==> flow/design.v <==
module dcmotor_control(
    input [7:0] vc,
    input clk,rst,
    output reg pwm
    );
reg [7:0] count;
always @(posedge clk)
begin if(rst)
count=8'b0;
else if(count<vc) begin
pwm=1'b1;
count=count+1;
end
else
begin
pwm=1'b0;
count=count+1;
end
end
endmodule
Tool chain data of dcmotor_control --
Tool output for the design above, in the order of the flow. Lines are those of the file above, counted from 1. Library cell names are shortened. Not given: n/a
Design: top dcmotor_control, clock input clk, standard-cell library sky130hd, library corner tt_025C_1v80

Elaborated design --
Yosys after proc, flatten, opt, wreduce and memory -nomap, before mapping. Enables and synchronous resets that opt folds into registers are not counted as muxes. Memory bits, and registers merged into a memory's read port (data or address), are not among the register bits. Print and check cells are not counted. Equal cells are merged and count once.
Word-level totals: input port bits 10, output and inout bits 1, register bits 9
Cells by class: add/subtract/negate cells 1, magnitude comparators 1, muxes and demuxes 1
Operators by type and width (number):
- 8-bit by 1-bit adder with 8-bit output with constant B | 1
- 8-bit < comparator | 1
- 1-bit two-way mux | 1

Longest topological paths --
Longest topological path by Yosys (ltp), each cell counted once; first at word level (registers and memories cut), then after technology mapping (sequential cells cut; the memories' decode and read muxes count).
Depth: word-level depth 2, ABC_AREA 1, mapped depth 7, depth with buffers taken out 7

Netlist --
The flow's flattened synthesis, as Yosys stat reports it; memories are mapped. The netlist is that of the ABC_AREA named above (0 if unset); the other value can give another one.
Cell types:
- dfxtp_1 | number 8, area in all 160.154 sq um
- ha_1 | number 8, area in all 100.096 sq um
- inv_1 | number 17, area in all 63.811 sq um
- nand2_1 | number 13, area in all 48.797 sq um
- a21oi_1 | number 6, area in all 30.029 sq um
- edfxtp_1 | number 1, area in all 30.029 sq um
- nor2_1 | number 7, area in all 26.275 sq um
- nand3_2 | number 2, area in all 20.019 sq um
- o21ai_0 | number 4, area in all 20.019 sq um
- nand4_1 | number 2, area in all 12.512 sq um
- nor2_4 | number 1, area in all 11.261 sq um
- xor2_1 | number 1, area in all 8.758 sq um
- and2_1 | number 1, area in all 6.256 sq um
- nor3_1 | number 1, area in all 5.005 sq um
Synthesis totals: cell area after synthesis 0.000543 sq mm, sequential part of the area 0.0001902 sq mm, cells in the netlist 72, flip-flop cells 9

Timing after synthesis --
Source: OpenSTA report_checks on the synthesized netlist (no wires, ideal clock, input and output delay 20% of the period each), path of least setup slack; recovery checks are left aside. Register names are those of the netlist, which keeps one name where synthesis merged equal registers.
Timing path after synthesis: path kind input-to-reg, from input vc[7], to register pwm, period 1.72 ns, path slack 0.576 ns, data required time 1.461 ns, stages 5, buffers on the path 0, data arrival time 0.885 ns, delay of the path 0.800 ns, launch time at the first pin 0.344 ns, library setup time 0.259 ns, synthesis period reached 1.144 ns
"delay of the path" is the arrival time less input delay plus setup time. "stages" counts driving pins, that of a launching flip-flop among them; a cell with two outputs on the path counts twice. "synthesis period reached" = period - worst setup slack (recovery checks aside). The figure is calculated, with input and output delays left at 20% of the set period. The rows between start and end are the longest chain of elaborated cells between them; the timing report does not say that the signal goes this way. Where chains are equally long, one stands for them. A line is the first line of the expression or statement that the cell stems from. Yosys adds cells for indexed reads and writes and turns some case tables into memories.
Between the ends, after synthesis: cells stage by stage inv_1 ha_1 nand2_1 o21ai_0 a21oi_1, length of the longest elaborated chain 2, elaborated cells between the ends (all ways) 2, source lines of those cells 1
RTL lines, path after synthesis:
- from (decl) | RTL line 2 | input [7:0] vc,
- 8-bit < comparator | RTL line 10 | else if(count<vc) begin
- 1-bit two-way mux | RTL line 10
- to (assign) | RTL line 11 | pwm=1'b1;
- to (assign) | RTL line 16 | pwm=1'b0;
- to (decl) | RTL line 4 | output reg pwm

2 stored runs of dcmotor_control in the flow (synthesis by Yosys, layout by OpenROAD, sky130hd cells), in arbitrary order. Constraints: input delay and output delay 20% of the set period each, output load 0.01 pF.

* Run 1 | settings: period_ns 0.822; CORE_UTILIZATION 40; SETUP_SLACK_MARGIN -0.06; PLACE_DENSITY_LB_ADDON 0.01; CORE_ASPECT_RATIO 1.8; CELL_PAD_IN_SITES_GLOBAL_PLACEMENT 0; ABC_AREA 1; GPL_ROUTABILITY_DRIVEN 1; CTS_CLUSTER_SIZE 54; CTS_CLUSTER_DIAMETER 373; MAX_ROUTING_LAYER met4; CAP_MARGIN 20; CORE_MARGIN 2; SLEW_MARGIN 20 | no results, floorplanning failed with PDN-0185
* Run 2 | settings: period_ns 1.65; CORE_UTILIZATION 68; SETUP_SLACK_MARGIN 0.27; PLACE_DENSITY_LB_ADDON 0.12; CELL_PAD_IN_SITES_GLOBAL_PLACEMENT 0; CELL_PAD_IN_SITES_DETAIL_PLACEMENT 1; TNS_END_PERCENT 95; GPL_ROUTABILITY_DRIVEN 1; CTS_CLUSTER_SIZE 48; CTS_CLUSTER_DIAMETER 269; CAP_MARGIN 30; SLEW_MARGIN 10; MIN_ROUTING_LAYER met1; CORE_MARGIN 2 | no results, floorplanning failed with PDN-0185
